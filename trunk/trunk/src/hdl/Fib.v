==> flow/design.v <==
`timescale 1ns/1ns
module AddSub (left, right, res, addsub);
parameter size = 8;
input addsub;
input [size-1:0] left, right;
output [size-1:0] res;
assign res = addsub ? left + right : left - right;
endmodule
`timescale 1ns/1ns
module Comp (left, right, gt, eq, lt);
parameter size = 8;
input [size-1:0] left, right;
output gt, eq, lt;
assign gt = left > right;
assign eq = left == right;
assign lt = left < right;
endmodule
`timescale 1ns/1ns
module Controller(clk, 
    addsub,
    readySig,
    resld, resrst,
    retld, retrst,
    nld, nrst,
    fld, frst,
    rets,
    addrs, addls,
    lt, gt, eq,
    flag, n,
    rst,
    pushSig, popSig);
    parameter wordsize = 8;
    input clk, readySig; 
    input lt, gt, eq, rst;             
    input[wordsize-1:0] flag, n;              
    output reg  addsub,           
            resld, resrst,  
            retld, retrst,        
            nld, nrst,        
            fld, frst,        
            pushSig, popSig       
            ;                
    output reg[1:0] rets,             
            addrs, addls;         
    reg[2:0] ps = 2, ns = 0;      
    parameter [2:0] START  = 1, CALRES = 2, PUSHBF  = 3, NEXTN = 4,
        PUSHAF = 5, CALRET = 6, ASSING = 7, LESSONE = 0;
    always@(ps, readySig, n, flag)begin
       case(ps)
            START   : ns = readySig == 1 ? CALRES   : START;
            CALRES  : ns =  n    <= 1   ? LESSONE   :
                            flag == 0   ? PUSHBF    :
                                          CALRET;
            PUSHBF  : ns = readySig == 1 ? NEXTN    : PUSHBF;
            NEXTN   : ns = PUSHAF ;
            PUSHAF  : ns = readySig == 1 ? START    : PUSHAF;
            CALRET  : ns = flag == 2  ?  PUSHBF : ASSING;  
            ASSING  : ns = START;
            LESSONE : ns = START;
       endcase 
    end
    always @(ps) begin
        { addsub,
          resld, resrst,
          retld, retrst,
          nld, nrst,
          fld, frst,
          pushSig, popSig,
          addrs, addls,
          rets
        } = 0;
        case(ps)
            START   :begin popSig  = 1;     end
            CALRES  :begin addsub  = 0; addrs = {1'b1, flag[0] ^ gt}; addls = 1; retld = 1; rets = 2; fld = 1; frst=rst; resrst = resrst; end  
            PUSHBF  :begin pushSig = 1;     end
            NEXTN   :begin addsub  = 0; addrs = 0; addls = 1; nld = 1; frst = 1; resrst = 1;  end  
            PUSHAF  :begin pushSig = 1;     end
            CALRET  :begin addsub = 1; addrs = 1; addls = 2; resld = 1; end  
            ASSING  :begin rets = 3; retld = 1;      end  
            LESSONE :begin rets = 0; retld = 1;      end
        endcase
    end
    always@(posedge clk)begin
        if (rst)
            ps <= CALRES;
        else
		    ps <= ns;
	end
endmodule
`timescale 1ns/1ns
module Datapath(clk          
    , push, pop              
    , addsub                 
    , ress, resld, resrst    
    , rets, retld, retrst    
    , ns, nld, nrst          
    , fs, fld, frst          
    , addrs, addls           
    , lt, gt, eq             
    , f, n                   
    , ss, ready              
    , result
    );                      
parameter wordsize = 8;
input clk, push, pop, addsub
    , ress, resld, resrst
    , retld, retrst
    , ns, nld, nrst
    , fs, fld, frst
    ;
input [1:0] rets, addrs, addls, ss;
output lt, gt, eq, ready;
output [wordsize-1:0] n, f, result;
reg [wordsize-1:0] zero = {wordsize{1'b0}};
reg [wordsize-1:0] one = {{(wordsize-1){1'b0}}, 1'b1};
reg [wordsize-1:0] two = {{(wordsize-2){1'b0}}, 2'b10};
reg [wordsize-1:0] N;
wire [wordsize-1:0] din, dout, addr, multr;
wire [wordsize-1:0] nin, nout;
Mux #(wordsize) nmux(.s(ns)
    , .a(addr)
    , .b(dout)
    , .c(nin)
    );
EnRegister #(wordsize) nreg(.clk(clk)
    , .pi(nin)
    , .po(nout)
    , .en(nld)
    , .rst(nrst)
    );
assign n = nout;
wire [wordsize-1:0] fin, fout, fincres;
Inc #(wordsize) finc(fout, fincres);
Mux #(wordsize) fmux(.s(fs)
    , .a(fincres)  
    , .b(dout)  
    , .c(fin)
    );
EnRegister #(wordsize) freg(.clk(clk)
    , .pi(fin)
    , .po(fout)
    , .en(fld)
    , .rst(frst)
    );
assign f = fout;
wire [wordsize-1:0] resin, resout;
Mux #(wordsize) resmux(.s(ress)  
    , .a(addr)  
    , .b(dout)  
    , .c(resin)
    );
EnRegister #(wordsize) resreg(.clk(clk)
    , .pi(resin)
    , .po(resout)
    , .en(resld)
    , .rst(resrst)
    );
wire [wordsize-1:0] retin, retout;
Mux4to1 #(wordsize) retmux(.s(rets)
    , .in0(one)   
    , .in1(addr)   
    , .in2(multr)  
    , .in3(resout)   
    , .c(retin)
    );
EnRegister #(wordsize) retreg(.clk(clk)
    , .pi(retin)
    , .po(retout)
    , .en(retld)
    , .rst(retrst)
    );
assign result = retout;
Mux4to1 #(wordsize) smux(.s(ss)
    , .in0(fout)    
    , .in1(nout)    
    , .in2(resout)  
    , .in3(zero)    
    , .c(din)
    );
Stack #(wordsize) stack(
    .clk(clk),
    .din(din), 
    .dout(dout), 
    .push(push), 
    .pop(pop),
    .empty(ready)
);
wire [wordsize-1:0] addlop, addrop;
Mux4to1 #(wordsize) addlmux(.s(addls)
    , .in0(zero)    
    , .in1(nout)    
    , .in2(resout)  
    , .in3(zero)    
    , .c(addlop)
    );
Mux4to1 #(wordsize) addrmux(.s(addrs)  
    , .in0(fout)    
    , .in1(retout)  
    , .in2(one)    
    , .in3(two)   
    , .c(addrop)
    );
AddSub #(wordsize) alu(.left(addlop)  
    , .right(addrop)
    , .res(addr)
    , .addsub(addsub)
    );
Mult #(wordsize) mult(.left(retout)  
    , .right(addr)  
    , .res(multr)
    );
Comp #(wordsize) comp(.left(n)
    , .right({1'b0, N[wordsize-1:1]})
    , .gt(gt)
    , .eq(eq)
    , .lt(lt));
endmodule
`timescale 1ns/1ns
module EnRegister (clk, pi, po, en, rst);
parameter size = 8;
input clk, en, rst;
input [size-1:0] pi;
output reg [size-1:0] po = 0;
always @(posedge clk) begin
    if (rst)
        po <= 0;
    else if (en)
        po <= pi;
end
endmodule
`timescale 1ns/1ns
module Fib (clk, rst, ready, result);
parameter wordsize = 10;
input clk, rst;
output ready;
output[wordsize-1:0] result;
wire [1:0] pushSrc;
wire pushSig, popSig;
wire readySig, enF, enN, enRes, pop, push;
StackController stackController(clk,
    pushSig, popSig, readySig,
    pop, push,                         
    enF, enN, enRes,                  
    pushSrc
    );
wire[wordsize-1:0] flag, n;
wire[1:0] rets, addrs, addls; 
wire lt, gt, eq;
wire addsub,
    resld, resrst,
    retld, retrst,
    nld, nrst, 
    fld, frst
    ;                
Controller #(wordsize) controller(clk, 
    addsub,
    readySig,
    resld, resrst,
    retld, retrst,
    nld, nrst,
    fld, frst,
    rets,
    addrs, addls,
    lt, gt, eq,
    flag, n,
    rst,
    pushSig, popSig);
Datapath #(wordsize) datapath(clk
    , push, pop             
    , addsub                
    , ~readySig, resld | enRes, resrst   
    , rets, retld, retrst   
    , ~readySig, nld | enN, nrst         
    , ~readySig, fld | enF, frst         
    , addrs, addls          
    , lt, gt, eq            
    , flag, n                  
    , pushSrc
    , ready
    , result
);
endmodule
`timescale 1ns/1ns
module Inc(in, res);
parameter size = 8;
input [size-1:0] in;
output [size-1:0] res;
assign res = in + 1'b1;
endmodule
`timescale 1ns/1ns
module Mult (left, right, res);
parameter size = 8;
input [size-1:0] left, right;
output [size-1:0] res;
wire [size* 2 - 1: 0] calcres;
assign calcres = left * right;
assign res = calcres[size-1:0];
endmodule
`timescale 1ns/1ns
module Mux(s, a, b, c );
	parameter n = 8;
	input s;
	input[n-1:0] a,b;
	output[n-1:0] c;	
	assign c = s ? b : a;
endmodule
`timescale 1ns/1ns
module Mux4to1(s, in0, in1, in2, in3, c);
	parameter n = 8;
	input [1:0]s;
	input[n-1:0] in0, in1, in2, in3;
	output[n-1:0] c;	
	assign c = s == 2'b00 ? in0
		: s == 2'b01 ? in1
		: s == 2'b10 ? in2 
		: in3
		;
endmodule
`timescale 1ns/1ns
module Stack (clk, din, dout, push, pop, empty);
    parameter size = 8;
    input push, pop, clk;
    input [size-1:0] din;
    output empty;
    output reg [size-1:0] dout;
    reg [size-1:0] file[255:0];
    reg [7:0] top = 0;
    always @(posedge clk) begin
        if(push) begin
            top <= top + 1;
            file[top] <= din;
        end
        if(pop)
            top <= top - 1;
    end
    assign empty = top == 0;
    assign dout = file[top - 1];
endmodule
`timescale 1ns/1ns
module StackController(clk,                  
         pushSig, popSig, readySig,          
         pop, push,                          
         enF, enN, enRes,                    
         pushSrc                             
         );  
    input pushSig, popSig, clk;
    output reg [1:0] pushSrc;
    output reg  readySig,
                enF, enN, enRes,
                pop, push;
    reg[2:0] ps = 0, ns = 0;
    parameter [2:0] 
            START = 0, CONFIRM = 7, POPFLAG = 1, POPRES = 2,
            POPN = 3, PUSHFLAG = 4, PUSHRET = 5, PUSHN = 6;
    always@(ps, popSig, pushSig)begin
       case(ps)
            START   : ns = popSig == 1  ? POPFLAG  :  
                           pushSig == 1 ? PUSHN :     
                           START;                     
            POPFLAG : ns = POPRES;                    
            POPRES  : ns = POPN;                      
            POPN    : ns = CONFIRM;                   
            PUSHN   : ns = PUSHRET;                     
            PUSHRET : ns = PUSHFLAG;                  
            PUSHFLAG: ns = CONFIRM;                   
            CONFIRM : ns = START;
       endcase 
    end
    always @(ps, pushSig, popSig) begin
        {pushSrc, readySig, 
         enF, enN, enRes,
         pop, push } = 0;
        case(ps)
            START   :begin readySig   = 1 ^ (pushSig | popSig); end
            POPFLAG :begin pop        = 1; enF       = 1;       end
            POPRES  :begin pop        = 1; enRes     = 1;       end
            POPN    :begin pop        = 1; enN       = 1;       end
            PUSHN   :begin push       = 1; pushSrc   = 1;       end
            PUSHRET :begin push       = 1; pushSrc   = 2;       end
            PUSHFLAG:begin push       = 1; pushSrc   = 0;       end
            CONFIRM :begin readySig   = 1;                      end
        endcase
    end
    always@(posedge clk)begin
			ps <= ns;
	end
endmodule
[Reports on Fib]
Tool output for the design above, in the order of the flow.
Line numbers count from 1 in the design file above.
Library cell names are shortened.
A cell with n/a has no value.
Set-up
  top module: Fib
  clock: clk
  standard-cell library: sky130hd
  timing corner: tt_025C_1v80

[Elaborated design]
Counts by Yosys on the flattened word-level netlist (proc, flatten, opt, wreduce; memories kept). Register bits leave out memories and registers merged into their read ports (data or address). Print and check cells are left out. Cells with the same type and inputs are merged into one.
Memory sizes are those after Yosys's memory passes, which may raise the word count (mostly to a power of two), join words into wider ones and drop unused or constant bits.
Operators by class
  reduce/logical cells: 33
  eq/ne operators: 23
  multiply operators: 1
  magnitude comparators: 2
  muxes and demuxes: 46
  $add $sub $neg: 5
  bitwise gates (word level): 6
Operators by type and width (count)
  2-to-1 mux 10 bit: 14
  multiplier 10 x 10 -> 10 bit: 1
  OR reduction 7 bit: 7
  parallel mux 3 bit (select 7 bit): 2
  OR reduction 6 bit: 6
  == test 3 bit (second input constant): 8
  2-to-1 mux 8 bit: 3
  parallel mux 2 bit (select 3 bit): 4
  parallel mux 1 bit (select 2 bit): 11
  2-to-1 mux 3 bit: 7
  OR reduction 5 bit: 4
  == test 3 x 2 -> 1 bit (second input constant): 4
  adder 10 x 1 -> 10 bit (second input constant): 1
  <= comparator 10 x 1 -> 1 bit (second input constant): 1
  adder 10 bit: 1
  subtractor 10 bit: 1
  == test 10 x 2 -> 1 bit (second input constant): 1
  greater-than comparator 10 x 9 -> 1 bit: 1
  zero test 10 bit: 1
  OR reduction 3 bit: 3
  == test 2 x 1 -> 1 bit (second input constant): 4
  == test 2 bit (second input constant): 4
  zero test 2 bit: 4
  OR reduction 2 bit: 4
  adder 8 x 1 -> 8 bit (second input constant): 1
  subtractor 8 x 1 -> 8 bit (second input constant): 1
  zero test 8 bit: 1
  == test 3 x 1 -> 1 bit (second input constant): 2
Not listed: further kinds 8, cells in them 14.
Storage and ports
  output and inout bits: 11
  register bits: 54
  word-level cells: 124
  bits of input ports: 2
  memory cells: 1
  memory bits (writable): 2560
Memories
  datapath.stack.file: words 256, bits a word 10, rd ports 1, wr ports 1, line 326  | reg [size-1:0] file[255:0];

[Logic depth]
Depth = most cells in a row (Yosys ltp): at word level without a register or memory, in the mapped netlist without a sequential cell, where the memories' decode and read muxes count.
Depth
  word-level depth: 12
  ABC_AREA: 0
  depth in mapped cells: 33
  depth with buffers taken out: 33

[Netlist]
The flow's flattened synthesis, as Yosys stat reports it; memories are mapped. The netlist is that of the ABC_AREA named above (0 if unset); the other value can give another one.
Mapped netlist
  buffer cells: 313
  mapped flip-flops: 2614
  chip area (Yosys): 104738.0 um^2
  mapped cells: 5330
  sequential area: 78235.0 um^2
Cells by type
  edfxtp_1: count 2588, total area 7.77E+04 um^2
  mux4_2: count 687, total area 1.55E+04 um^2
  nand2_1: count 469, total area 1.76E+03 um^2
  nand3_1: count 248, total area 1241.19 um^2
  nor2_1: count 325, total area 1219.92 um^2
  ha_1: count 45, total area 563.04 um^2
  clkbuf_1: count 147, total area 551.779 um^2
  dfxtp_1: count 26, total area 520.499 um^2
  a22oi_1: count 63, total area 472.954 um^2
  fa_1: count 23, total area 460.442 um^2
  a21oi_1: count 81, total area 405.389 um^2
  buf_2: count 72, total area 360.346 um^2
  buf_4: count 42, total area 315.302 um^2
  xnor2_1: count 31, total area 271.51 um^2
  mux2i_1: count 26, total area 260.25 um^2
  o21ai_0: count 47, total area 235.226 um^2
  buf_6: count 17, total area 191.434 um^2
  inv_1: count 47, total area 176.419 um^2
Other cell types: 67; their cells: 346.
By module: a second synthesis without flattening, with its own total; a netlist apart from the flattened one above.
Second synthesis, totals
  cells (unflattened synthesis): 5077
  area (unflattened synthesis): 104481.5 um^2
Rows give one instance, submodules left out.
By module
  Stack (size=10): times used 1, cells 4470, area 98547.0 um^2
  Mult (size=10): times used 1, cells 170, area 1430.1 um^2
  EnRegister (size=10): times used 4, cells 32, area 352.8 um^2
  Mux4to1 (n=10): times used 4, cells 12, area 241.5 um^2
  AddSub (size=10): times used 1, cells 85, area 611.8 um^2
  Mux (n=10): times used 3, cells 11, area 161.4 um^2
  Controller (wordsize=10): times used 1, cells 52, area 375.4 um^2
  Comp (size=10): times used 1, cells 37, area 260.2 um^2
  StackController: times used 1, cells 24, area 201.4 um^2
  Inc (size=10): times used 1, cells 24, area 163.9 um^2
  Fib: times used 1, cells 4, area 22.5 um^2
  Datapath (wordsize=10): times used 1, cells 2, area 7.5 um^2

[Timing after synthesis]
Source: OpenSTA report_checks on the synthesized netlist (no wires, ideal clock, input and output delay 20% of the period each), path of least setup slack; recovery checks are left aside. Register names are those of the netlist, which keeps one name where synthesis merged equal registers.
Timing path after synthesis
  path kind: reg-to-reg
  from: register stackController.ps[2]
  to: memory datapath.stack.file[0][0]
  library setup time: 1.575 ns
  time at the first pin: 0.000 ns
  arrival time: 8.068 ns
  path buffers: 2
  setup slack: -0.433 ns
  required time: 7.635 ns
  path delay: 9.643 ns
  stages on the path: 6
  period: 9.21 ns
  period reached after synthesis: 9.643 ns
"path delay" = arrival - input delay + setup time.
"stages on the path" counts driving pins, that of a launching flip-flop among them; a cell with two outputs on the path counts twice.
"period reached after synthesis" = period - worst setup slack (recovery checks aside). The figure is calculated, with input and output delays left at 20% of the set period.
Between the ends stands the longest chain of elaborated cells between them, by number of cells; it is not shown to be the way that was timed. Of several equally long chains one is given.
Each line given opens the expression or statement behind the cell; cells for indexed reads and writes are added by Yosys, which also makes memories of some case tables.
The path ends at the data pin of a flip-flop with enable; ways to the enable are not counted.
Between the ends, after synthesis
  path through: dfxtp_1 > clkbuf_1 > nor2b_1 > clkbuf_1 > o22ai_1 > a21oi_1
  cells in the longest elaborated chain: 8
RTL lines, path after synthesis
  start: declaration: line 351  | reg[2:0] ps = 0, ns = 0;
  start: assignment: line 385  | ps <= ns;
  zero test 3 bit: line 373  | case(ps)
  OR reduction 6 bit
  parallel mux 2 bit (select 3 bit): line 373
  == test 2 bit: line 315  | : s == 2'b10 ? in2
  2-to-1 mux 10 bit: line 315
  2-to-1 mux 10 bit: line 314  | : s == 2'b01 ? in1
  2-to-1 mux 10 bit: line 313  | assign c = s == 2'b00 ? in0
  2-to-1 mux 10 bit: line 329  | if(push) begin
  end: declaration: line 326  | reg [size-1:0] file[255:0];

[Worst path after layout]
From the final timing report of entry A: the path of least setup slack in the routed layout; clock arrival at registers is part of the times.
Timing path after layout
  path kind: reg-to-reg
  from: register datapath.nreg.po[4]
  to: register datapath.retreg.po[9]
  path buffers: 0
  required time: 7.37 ns
  library setup time: 0.25 ns
  setup slack: -1.05 ns
  arrival time: 8.42 ns
  time at the first pin: 0.91 ns
  period: 6.72 ns
  stages on the path: 34
Between the ends stands the longest chain of elaborated cells between them, by number of cells; it is not shown to be the way that was timed. Of several equally long chains one is given.
Between the ends, after layout
  path through: edfxtp_1 > nor4_4 > nand3_2 > nor2_4 > xnor2_1 > nor2_1 > a21oi_1 > mux2_4 > ha_4 > nand3_2 > nor2_2 > xnor2_1 > a22oi_1 > ha_1 > and2_4 > o211ai_1 > or3b_4 > xor2_4 > nand2_2 > fa_2 > fa_1 > inv_1 > fa_1 > fa_1 > inv_1 > fa_2 > xor2_1 > xnor2_1 > xnor2_1 > xnor2_1 > xnor3_1 > xor3_1 > xnor3_1 > a32o_1
  cells in the longest elaborated chain: 12
RTL lines, path after layout
  start: declaration: line 223  | output reg [size-1:0] po = 0;
  start: assignment: line 226  | po <= 0;
  start: assignment: line 228  | po <= pi;
  greater-than comparator 10 x 9 -> 1 bit: line 14  | assign gt = left > right;
  bitwise XOR 1 bit: line 74  | CALRES  :begin addsub  = 0; addrs = {1'b1, flag[0] ^ gt}; addls = 1; retld = 1; rets = 2; fld = 1; frst=rst; r ...
  parallel mux 2 bit (select 3 bit): line 72  | case(ps)
  == test 2 bit: line 315  | : s == 2'b10 ? in2
  2-to-1 mux 2 bit: line 315
  2-to-1 mux 10 bit: line 314  | : s == 2'b01 ? in1
  2-to-1 mux 10 bit: line 313  | assign c = s == 2'b00 ? in0
  subtractor 10 bit: line 7  | assign res = addsub ? left + right : left - right;
  2-to-1 mux 10 bit: line 7
  multiplier 10 x 10 -> 10 bit: line 296  | assign calcres = left * right;
  2-to-1 mux 10 bit: line 315
  2-to-1 mux 10 bit: line 314
  end: assignment: line 226
  end: assignment: line 228
  end: declaration: line 223

--- measured runs ---
Below are 2 stored runs of the flow (Yosys, OpenROAD; platform sky130hd) on Fib, each with its settings and what was measured, unordered. Constraints: input delay and output delay 20% of the set period each, output load 0.01 pF.
"achieved clock period (ns)": clock period set for the run, less the worst setup slack. It is reckoned from that one timing run; input and output delays stay at 20% of the period that was set.
"worst setup path time (ns)" is the time allowed to the run's worst setup path (the clock period less input and output delay, where it has them) less its slack. Clock arrival times count: a late capture clock shortens it, a late launch clock lengthens it.

settings of entry A
{
  "period_ns": 6.72,
  "CORE_UTILIZATION": 31,
  "SETUP_SLACK_MARGIN": -0.65,
  "PLACE_DENSITY": 0.57,
  "CORE_ASPECT_RATIO": 1.14,
  "CELL_PAD_IN_SITES_DETAIL_PLACEMENT": 2,
  "TNS_END_PERCENT": 30,
  "CTS_CLUSTER_SIZE": 51,
  "CAP_MARGIN": 20,
  "CORE_MARGIN": 2,
  "SLEW_MARGIN": 20
}
report of entry A
yosys chip area after synthesis (um^2): 104738.0
finish__design__die__area: 342539.0
finish__design__instance__area__stdcell: 119774.0
finish__design__instance__utilization: 0.3568
finish__timing__setup__ws: -1.053
finish__timing__hold__ws: 0.737
achieved clock period (ns): 7.773
worst setup path time (ns): 7.77
worst setup path kind: reg-to-reg

settings of entry B
{
  "period_ns": 7.96,
  "CORE_UTILIZATION": 20,
  "SETUP_SLACK_MARGIN": -0.6,
  "PLACE_DENSITY_LB_ADDON": 0.05,
  "CORE_MARGIN": 8,
  "CELL_PAD_IN_SITES_GLOBAL_PLACEMENT": 2,
  "CELL_PAD_IN_SITES_DETAIL_PLACEMENT": 1,
  "TNS_END_PERCENT": 100,
  "CAP_MARGIN": 40,
  "SLEW_MARGIN": 35,
  "MAX_ROUTING_LAYER": "met5"
}
report of entry B
yosys chip area after synthesis (um^2): 104738.0
finish__design__die__area: 547104.0
finish__design__instance__area__stdcell: 127968.0
finish__design__instance__utilization: 0.2455
finish__timing__setup__ws: -0.104
finish__timing__hold__ws: 0.604
achieved clock period (ns): 8.064
worst setup path time (ns): 8.06
worst setup path kind: reg-to-reg
--- end ---
